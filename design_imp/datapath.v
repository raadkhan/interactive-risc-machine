==> flow/design.v <==
module alu(Ain, Bin, ALUop, ALUout, status);
    parameter n = 16;
    input wire [n-1:0] Ain, Bin;
    input wire [1:0] ALUop;
    output reg [n-1:0] ALUout;
    output reg [2:0] status;
    wire [n-1:0] ABout;
    wire overflow;
    reg negative, zero;
    AddSub #(n) as(Ain, Bin, ALUop[0], ABout, overflow);
    always @(*)
    begin
        case(ALUop)
            2'b00:
                ALUout = ABout;
            2'b01:
                ALUout = ABout;
            2'b10:
                ALUout = Ain & Bin;
            2'b11:
                ALUout = ~Bin;
        endcase
        negative = ALUout[n-1];
        zero = ~(|ALUout);
        status = {overflow, negative, zero};
    end
endmodule
module AddSub(a, b, sub, s, ovf);
    parameter n = 8;
    input [n-1:0] a, b;
    input sub;
    output [n-1:0] s;
    output ovf;
    wire c1, c2;
    wire ovf = c1 ^ c2;
    Adder1 #(n-1) ai(a[n-2:0], b[n-2:0] ^ {n-1{sub}}, sub, c1, s[n-2:0]);
    Adder1 #(1) as(a[n-1], b[n-1] ^ sub, c1, c2, s[n-1]);
endmodule
module Adder1(a, b, cin, cout, s);
    parameter n = 8;
    input [n-1:0] a, b;
    input cin;
    output wire [n-1:0] s;
    output wire cout;
    assign {cout, s} = a + b + cin;
endmodule
module datapath(clk,
				readnum, loada, loadb,
				sximm5, opcode, shift, asel, bsel, ALUop, loadc, loads,
				sximm8, vsel, writenum, write,
				pc_out,
				mdata,
				datapath_out, status_out, LR);
	input [15:0]  mdata, sximm8, sximm5;
	input [8:0] pc_out;
	input clk, write, loada, loadb, loadc, loads, asel, bsel;
	input [2:0] writenum, readnum, opcode;
	input [1:0] shift, ALUop, vsel;
	output [15:0] datapath_out;
	output [2:0] status_out;
	wire [2:0] status_in;
	wire [15:0] data_in, data_out, Aout, Bout, ShiftBout, ALUout;
	output wire [8:0] LR;
	assign LR = Aout[8:0];
	wire [15:0] Ain = (asel ? 16'b0 : Aout);
	wire [15:0] Bin = (bsel ? sximm5 : ShiftBout);
	regfile REGFILE(.clk(clk), .writenum(writenum), .write(write),
					.data_in(data_in), .readnum(readnum), .data_out(data_out));
	alu ALU(.Ain(Ain), .Bin(Bin), .ALUop(ALUop),
			.ALUout(ALUout), .status(status_in));
	shifter Shifter(.in(Bout), .opcode(opcode), .shift(shift), .out(ShiftBout));
	Reg regA(.clk(clk), .in(data_out), .load(loada), .out(Aout));
	Reg regB(.clk(clk), .in(data_out), .load(loadb), .out(Bout));
	Reg regC(.clk(clk), .in(ALUout), .load(loadc), .out(datapath_out));
	Reg #(3) regStatus(.clk(clk), .in(status_in), .load(loads), .out(status_out));
	Mux4b #(16) muxRegFile(.in3(mdata), .in2(sximm8), .in1({7'b0, (pc_out + 9'b1)}),
						   .in0(datapath_out), .s(vsel), .out(data_in));
endmodule
module Mux4b(in3, in2, in1, in0, out, s);
	parameter n = 16;
	input [n-1:0] in0, in1, in2, in3;
	input [1:0] s;
	output reg [n-1:0] out;
	always @(*) begin
		case(s)
			2'b00: out = in0;
			2'b01: out = in1;
			2'b10: out = in2;
			2'b11: out = in3;
			default: out = {n{1'bx}};
		endcase
	end
endmodule
module regfile(clk, writenum, write, data_in, readnum, data_out);
    input [2:0] writenum, readnum;
    input write, clk;
    input [15:0] data_in;
    output [15:0] data_out;
    wire [7:0] loadR;
    wire [15:0] R0, R1, R2, R3, R4, R5, R6, R7;
    wire [7:0] writeout, readout;
    assign loadR = {writeout[7] & write,
                    writeout[6] & write,
                    writeout[5] & write,
                    writeout[4] & write,
                    writeout[3] & write,
                    writeout[2] & write,
                    writeout[1] & write,
                    writeout[0] & write};
    Dec #(3,8) decwrite(writenum, writeout);
    Dec #(3,8) decread(readnum, readout);
    Reg reg0(clk, data_in, loadR[0], R0);
    Reg reg1(clk, data_in, loadR[1], R1);
    Reg reg2(clk, data_in, loadR[2], R2);
    Reg reg3(clk, data_in, loadR[3], R3);
    Reg reg4(clk, data_in, loadR[4], R4);
    Reg reg5(clk, data_in, loadR[5], R5);
    Reg reg6(clk, data_in, loadR[6], R6);
    Reg reg7(clk, data_in, loadR[7], R7);
    Mux muxy(R0, R1, R2, R3, R4, R5, R6, R7, readout, data_out);
endmodule
module Dec(a, b);
    parameter n = 1;
    parameter m = 2;
    input [n-1:0] a;
    output wire [m-1:0] b;
    assign b = 1 << a;
endmodule
module Reg(clk, in, load, out);
    parameter n = 16;
    input [n-1:0] in;
    input load, clk;
    output [n-1:0] out;
    wire [n-1:0] D = (load ? in : out);
    vDFF #(n) dff(clk, D, out);
endmodule
module Mux(r0, r1, r2, r3, r4, r5, r6, r7, s, out);
    parameter k = 16;
    input [k-1:0] r0, r1, r2, r3, r4, r5, r6, r7;
    input [7:0] s;
    output reg [k-1:0] out;
    always @(*)
    begin
        case(s)
            8'b00000001:
                out = r0;
            8'b00000010:
                out = r1;
            8'b00000100:
                out = r2;
            8'b00001000:
                out = r3;
            8'b00010000:
                out = r4;
            8'b00100000:
                out = r5;
            8'b01000000:
                out = r6;
            8'b10000000:
                out = r7;
            default:
                out = {k{1'bx}};
        endcase
    end
endmodule
module shifter(in, opcode, shift, out);
    input [15:0] in;
    input [2:0] opcode;
    input [1:0] shift;
    output reg [15:0] out;
    always @(*)
    begin
        casex({opcode, shift})
            5'b011xx:
                out = in;
            5'b100xx:
                out = in;
            5'bxxx00:
                out = in;
            5'bxxx01:
                out = in << 1;
            5'bxxx10:
                out = in >> 1;
            5'bxxx11:
                out = { in[15], in[15:1] };
            default:
                out = 16'bx;
        endcase
    end
endmodule
module top(KEY,SW,LEDR,HEX0,HEX1,HEX2,HEX3,HEX4,HEX5,CLOCK_50);
    input CLOCK_50;
    input [3:0] KEY;
    input [9:0] SW;
    output [9:0] LEDR;
    output [6:0] HEX0, HEX1, HEX2, HEX3, HEX4, HEX5;
    wire Z, N, V;
    wire [15:0] out;
    wire [15:0] write_data = out;
    wire [15:0] read_data, dout;
    wire [8:0] mem_addr;
    wire [1:0] mem_cmd;
    wire msel = (1'b0 == mem_addr[8]);
    cpu CPU( .clk (CLOCK_50),  
             .reset (~KEY[1]),
             .read_data(read_data),
             .mem_addr(mem_addr),
             .mem_cmd(mem_cmd),
             .out   (out),
             .Z     (Z),
             .N     (N),
             .V     (V),
             .w     (LEDR[8]) );
    wire e = (msel) & (mem_cmd == 2'b10);
    wire write = (mem_cmd == 2'b01) & (msel);
    tsd tsdMEM(.in(dout), .c(e), .out(read_data));
    RAM #(16, 8, "demo.txt") MEM( .clk(CLOCK_50),
                                  .read_address(mem_addr[7:0]),
                                  .write_address(mem_addr[7:0]),
                                  .write(write),
                                  .din(write_data),
                                  .dout(dout) );
    wire swe = (mem_cmd == 2'b10) & (mem_addr == 9'b101000000);
    tsd tsdSW(.in({8'b0, SW[7:0]}), .c(swe), .out(read_data));
    wire load_led = (mem_addr == 9'b100000000) & (mem_cmd == 2'b01);
    Reg #(8) regLED(.clk(CLOCK_50), .in(write_data[7:0]), .load(load_led), .out(LEDR[7:0]));
    assign HEX5[0] = ~Z;
    assign HEX5[6] = ~N;
    assign HEX5[3] = ~V;
    sseg H0(out[3:0],   HEX0);
    sseg H1(out[7:4],   HEX1);
    sseg H2(out[11:8],  HEX2);
    sseg H3(out[15:12], HEX3);
    assign HEX4 = 7'b1111111;
    assign {HEX5[2:1],HEX5[5:4]} = 4'b1111;  
    assign LEDR[9] = 1'b0;
endmodule
module tsd(in, c, out);
    parameter n = 16;
    input [n-1:0] in;
    input c;
    output wire [n-1:0] out;
    assign out = c ? in : {n{1'bz}};
endmodule
module vDFF(clk,D,Q);
    parameter n=1;
    input clk;
    input [n-1:0] D;
    output [n-1:0] Q;
    reg [n-1:0] Q;
    always @(posedge clk)
        Q <= D;
endmodule
module sseg(in,segs);
    input [3:0] in;
    output reg [6:0] segs;
    always @(in)
    begin
        case(in)
            4'b0000:
                segs = 7'b1000000;
            4'b0001:
                segs = 7'b1111001;
            4'b0010:
                segs = 7'b0100100;
            4'b0011:
                segs = 7'b0110000;
            4'b0100:
                segs = 7'b0011001;
            4'b0101:
                segs = 7'b0010010;
            4'b0110:
                segs = 7'b0000010;
            4'b0111:
                segs = 7'b1111000;
            4'b1000:
                segs = 7'b0000000;
            4'b1001:
                segs = 7'b0011000;
            4'b1010:
                segs = 7'b0001000;
            4'b1011:
                segs = 7'b0000011;
            4'b1100:
                segs = 7'b1000110;
            4'b1101:
                segs = 7'b0100001;
            4'b1110:
                segs = 7'b0000110;
            4'b1111:
                segs = 7'b0001110;
            default:
                segs = 7'b1000000;
        endcase
    end
endmodule
* From RTL to reports: datapath
Tool output for the design above, in the order of the flow.
Line numbers count from 1 in the design file above.
Operators: Yosys type, input widths -> output width; for muxes data width and select width s.
Library cell names are shortened.
The mark -- stands for no value.
- Top :: datapath
- Clock port :: clk
- Standard-cell library :: sky130hd
- Corner :: tt_025C_1v80

* After elaboration
Counts by Yosys on the flattened word-level netlist (proc, flatten, opt, wreduce; memories kept). Register bits leave out memories and registers merged into their read ports (data or address). Print and check cells are left out. Cells with the same type and inputs are merged into one.
- Bits in registers :: 179
- Bits in latches :: 0
- Memory bits (writable) :: 0
- ROM bits :: 0
- Clocked read ports x word width :: 0
- Memories :: 0
- Input port bits :: 80
- Output and inout port bits :: 28
- Elaborated cells :: 65
- $add $sub $neg :: 5
- Multipliers :: 0
- Divide/modulo/power cells :: 0
- $lt $le $gt $ge :: 0
- Equality and inequality tests :: 19
- Shift operators :: 2
- Mux-type cells :: 7
- Bitwise gates (word level) :: 14
- Reduce/logical cells :: 6
** Operators with widths (number)
- $pmux 16 s8 :: 1
- $pmux 16 s4 :: 2
- $pmux 16 s3 :: 1
- $mux 16 :: 3
- $add 15x15->16 :: 1
- $add 16x1->16 :: 1
- $and 16x16->16 :: 1
- $not 16->16 :: 1
- $reduce_or 16->1 :: 1
- $shl 2x3->8 const A :: 2
- $xor 15x15->15 :: 1
- $eq 2x2->1 const B :: 6
- $add 9x1->9 const B :: 1
- $and 1x1->1 :: 8
- $eq 8x1->1 const B :: 1
- $eq 8x2->1 const B :: 1
- $eq 8x3->1 const B :: 1
- $eq 8x4->1 const B :: 1
- $eq 8x5->1 const B :: 1
- $eq 8x6->1 const B :: 1
- $eq 8x7->1 const B :: 1
- $eq 8x8->1 const B :: 1
- $eq 2x1->1 const B :: 3
- $logic_not 2->1 :: 3
- $reduce_or 2->1 :: 2
- $eq 3x2->1 const B :: 1
- $eq 3x3->1 const B :: 1
- $add 1x1->2 :: 1
Not listed: further kinds 3, cells in them 4.

* Depth
Longest topological path by Yosys (ltp), each cell counted once; first at word level (registers and memories cut), then after technology mapping (sequential cells cut; the memories' decode and read muxes count).
- Word-level depth :: 11
- ABC_AREA :: 0
- Gate-level depth with buffers :: 22
- Gate-level depth less buffers :: 20

* Synthesis result
The flow's flattened synthesis, as Yosys stat reports it; memories are mapped. The netlist is that of the ABC_AREA named above (0 if unset); the other value can give another one.
The area totals of this step are shown rounded.
** Cell types (number)
- edfxtp_1 :: 179
- mux2i_1 :: 31
- mux4_2 :: 11
- o21ai_0 :: 48
- nor2_1 :: 54
- ha_1 :: 16
- nand2_1 :: 47
- a21oi_1 :: 34
- mux2_2 :: 15
- nor2b_1 :: 27
- xnor2_1 :: 14
- clkbuf_1 :: 30
- xor2_1 :: 12
- nand2b_1 :: 15
- nand3_1 :: 17
- a22oi_1 :: 11
- o21a_1 :: 11
- o22ai_1 :: 12
Not listed: further types 60, cells in them 192.
- Cells in the netlist :: 776
- Cell area after synthesis :: 9500 um^2
- Flip-flop cells :: 179
By module: a second synthesis without flattening, with its own total; a netlist apart from the flattened one above.
- Cell total of the unflattened synthesis :: 884
- Area total of the unflattened synthesis :: 10000 um^2
Rows give one instance, submodules left out.
** By module
- vDFF (n=16) :: times used 11, cells 16, area 320 um^2, sequential area 320 um^2
- Reg :: times used 11, cells 18, area 250 um^2, sequential area 0.0 um^2
- Mux :: times used 1, cells 128, area 960 um^2, sequential area 0.0 um^2
- Adder1 (n=15) :: times used 1, cells 101, area 740 um^2, sequential area 0.0 um^2
- shifter :: times used 1, cells 77, area 540 um^2, sequential area 0.0 um^2
- alu :: times used 1, cells 79, area 500 um^2, sequential area 0.0 um^2
- datapath :: times used 1, cells 55, area 450 um^2, sequential area 0.0 um^2
- Mux4b (n=16) :: times used 1, cells 20, area 420 um^2, sequential area 0.0 um^2
- AddSub (n=16) :: times used 1, cells 19, area 180 um^2, sequential area 0.0 um^2
- Dec :: times used 2, cells 8, area 65 um^2, sequential area 0.0 um^2
- vDFF (n=3) :: times used 1, cells 3, area 60 um^2, sequential area 60 um^2
- regfile :: times used 1, cells 8, area 50 um^2, sequential area 0.0 um^2
- Reg (n=3) :: times used 1, cells 3, area 34 um^2, sequential area 0.0 um^2
- Adder1 (n=1) :: times used 1, cells 1, area 20 um^2, sequential area 0.0 um^2

* Timing after synthesis
Path of least setup slack by OpenSTA after synthesis, without wires, with an ideal clock, recovery checks aside; 20% of the period is set as input and as output delay. Where synthesis merged equal registers, the netlist keeps one of their names.
- Kind :: in2reg
- Start point :: input port opcode[0]
- End point :: register regStatus.dff.Q[0]
- Period :: 6520 ps
- External input delay :: 1304 ps
- Launch time at the first pin :: 1304 ps
- Data arrival time :: 5752 ps
- Data required time :: 6350 ps
- Setup slack :: 599 ps
- Path delay :: 4618 ps
- Stages :: 22
- Buffers on the path :: 2
- Synthesis period reached :: 5921 ps
"path delay" = arrival - input delay + setup time.
"stages" counts driving pins, that of a launching flip-flop among them; a cell with two outputs on the path counts twice.
"synthesis period reached" = period - worst setup slack (recovery checks aside). The figure is calculated, with input and output delays left at 20% of the set period.
The rows between start and end are the longest chain of elaborated cells between them; the timing report does not say that the signal goes this way. Where chains are equally long, one stands for them.
Each line given opens the expression or statement behind the cell; cells for indexed reads and writes are added by Yosys, which also makes memories of some case tables.
- Cell sequence :: buf_6 > and3b_4 > clkbuf_1 > or3_1 > a221oi_1 > nand2_1 > and2_1 > xor2_1 > ha_1 > a21oi_1 > a31oi_1 > o21ai_2 > a21oi_2 > a21oi_2 > a211o_1 > o21a_1 > fa_1 > o221ai_1 > or3_1 > nor4_1 > nand4_1 > nor4_2
- Cells in the longest elaborated chain :: 11
- Elaborated cells between the ends (all ways) :: 16
** RTL lines, path post-synthesis
- from (decl) :: line 57 : input [2:0] writenum, readnum, opcode;
- $eq 3x2->1 :: line 173 : casex({opcode, shift})
- $reduce_or 2->1
- $mux 16 :: line 173
- $mux 16 :: line 66 : wire [15:0] Bin = (bsel ? sximm5 : ShiftBout);
- $xor 15x15->15 :: line 36 : Adder1 #(n-1) ai(a[n-2:0], b[n-2:0] ^ {n-1{sub}}, sub, c1, s[n-2:0]);
- $add 15x15->16 :: line 45 : assign {cout, s} = a + b + cin;
- $add 16x1->16 :: line 45
- $add 2x1->2 :: line 45
- $pmux 16 s3 :: line 13 : case(ALUop)
- $reduce_or 16->1 :: line 24 : zero = ~(|ALUout);
- $not 1->1 :: line 24
- to (assign) :: line 252 : Q <= D;
- to (decl) :: line 249 : output [n-1:0] Q;
Nets of the timed path that keep an RTL name, with a line that drives or declares them; the list need not be complete.
** Named nets, post-synthesis (line)
- ALU.ALUout[15] :: 13

* Worst path after layout
Path of least setup slack in the final report of stored run 1 (OpenROAD, finished layout, wires in). Where an end is a register, its clock arrival counts in the times.
The path's times are printed in steps of 10 ps; the period is the one set.
- Kind :: in2reg
- Start point :: input port opcode[1]
- End point :: register regStatus.dff.Q[0]
- Period :: 4320 ps
- External input delay :: 860 ps
- Launch time at the first pin :: 860 ps
- Data arrival time :: 5180 ps
- Data required time :: 4580 ps
- Setup slack :: -600 ps
- Stages :: 22
- Buffers on the path :: 2
The rows between start and end are the longest chain of elaborated cells between them; the timing report does not say that the signal goes this way. Where chains are equally long, one stands for them.
- Cell sequence :: buf_6 > buf_6 > and3b_4 > or3_4 > a221oi_2 > nand2_1 > and2_4 > xor2_2 > ha_1 > a21oi_2 > a31oi_1 > o21ai_2 > a21oi_2 > a21oi_2 > a211o_1 > o21a_1 > fa_1 > o221ai_2 > or3_1 > nor4_2 > nand4_1 > nor4_2
- Cells in the longest elaborated chain :: 11
- Elaborated cells between the ends (all ways) :: 16
** RTL lines, path after layout
- from (decl) :: line 57 : input [2:0] writenum, readnum, opcode;
- $eq 3x2->1 :: line 173 : casex({opcode, shift})
- $reduce_or 2->1
- $mux 16 :: line 173
- $mux 16 :: line 66 : wire [15:0] Bin = (bsel ? sximm5 : ShiftBout);
- $xor 15x15->15 :: line 36 : Adder1 #(n-1) ai(a[n-2:0], b[n-2:0] ^ {n-1{sub}}, sub, c1, s[n-2:0]);
- $add 15x15->16 :: line 45 : assign {cout, s} = a + b + cin;
- $add 16x1->16 :: line 45
- $add 2x1->2 :: line 45
- $pmux 16 s3 :: line 13 : case(ALUop)
- $reduce_or 16->1 :: line 24 : zero = ~(|ALUout);
- $not 1->1 :: line 24
- to (assign) :: line 252 : Q <= D;
- to (decl) :: line 249 : output [n-1:0] Q;
Nets of the timed path that keep an RTL name, with a line that drives or declares them; the list need not be complete.
** Named nets, after layout (line)
- ALU.ALUout[15] :: 13

Lab notebook: datapath

Measured results for datapath: 2 stored runs of the Yosys and OpenROAD flow on sky130hd. The settings differ; the order carries no meaning. The constraints put input and output delay at 20% of the set period each and load the outputs with 0.01 pF.
By "achieved clock period" is meant the clock period of the run minus its worst setup slack. This is arithmetic on one report: input and output delays are still those of the set period (20% each).
"time used up by the worst setup path" is the time allowed to the run's worst setup path (the clock period less input and output delay, where it has them) less its slack. Clock arrival times count: a late capture clock shortens it, a late launch clock lengthens it.
"total power of the final layout": no workload was simulated; the value follows from the tool's default switching activity.
"time used up by the worst setup path" is given in steps of 10 ps.
Measured values are rounded.

** Stored run 1
- Settings :: period_ns=4.32; CORE_UTILIZATION=22; PLACE_DENSITY_LB_ADDON=0.19; TNS_END_PERCENT=85; ABC_AREA=0; MIN_ROUTING_LAYER=met1; CAP_MARGIN=20; CORE_MARGIN=2; SLEW_MARGIN=20
- Summed negative setup slack :: -780 ps
- Yosys chip area after synthesis :: 9500 um^2
- Smallest setup slack :: -600 ps
- Lowest hold slack :: 590 ps
- Overall die area :: 45000 um^2
- Total power of the final layout :: 4.8 mW
- Time used up by the worst setup path :: 4060 ps
- Type of the worst setup path :: in2reg
- Final design utilization :: 0.3
- Standard-cell area after routing :: 13000 um^2
- Achieved clock period :: 4921 ps

** Stored run 2
- Settings :: period_ns=5.57; CORE_UTILIZATION=36; SETUP_SLACK_MARGIN=-0.18; PLACE_DENSITY_LB_ADDON=0.17; CELL_PAD_IN_SITES_GLOBAL_PLACEMENT=0; CELL_PAD_IN_SITES_DETAIL_PLACEMENT=0; GPL_ROUTABILITY_DRIVEN=0; CTS_CLUSTER_DIAMETER=306; SLEW_MARGIN=0; CAP_MARGIN=20; CORE_MARGIN=2
- Smallest setup slack :: 160 ps
- Overall die area :: 28000 um^2
- Achieved clock period :: 5415 ps
- Summed negative setup slack :: 0 ps
- Lowest hold slack :: 600 ps
- Total power of the final layout :: 3.6 mW
- Time used up by the worst setup path :: 4300 ps
- Type of the worst setup path :: in2reg
- Yosys chip area after synthesis :: 9500 um^2
- Final design utilization :: 0.46
- Standard-cell area after routing :: 12000 um^2
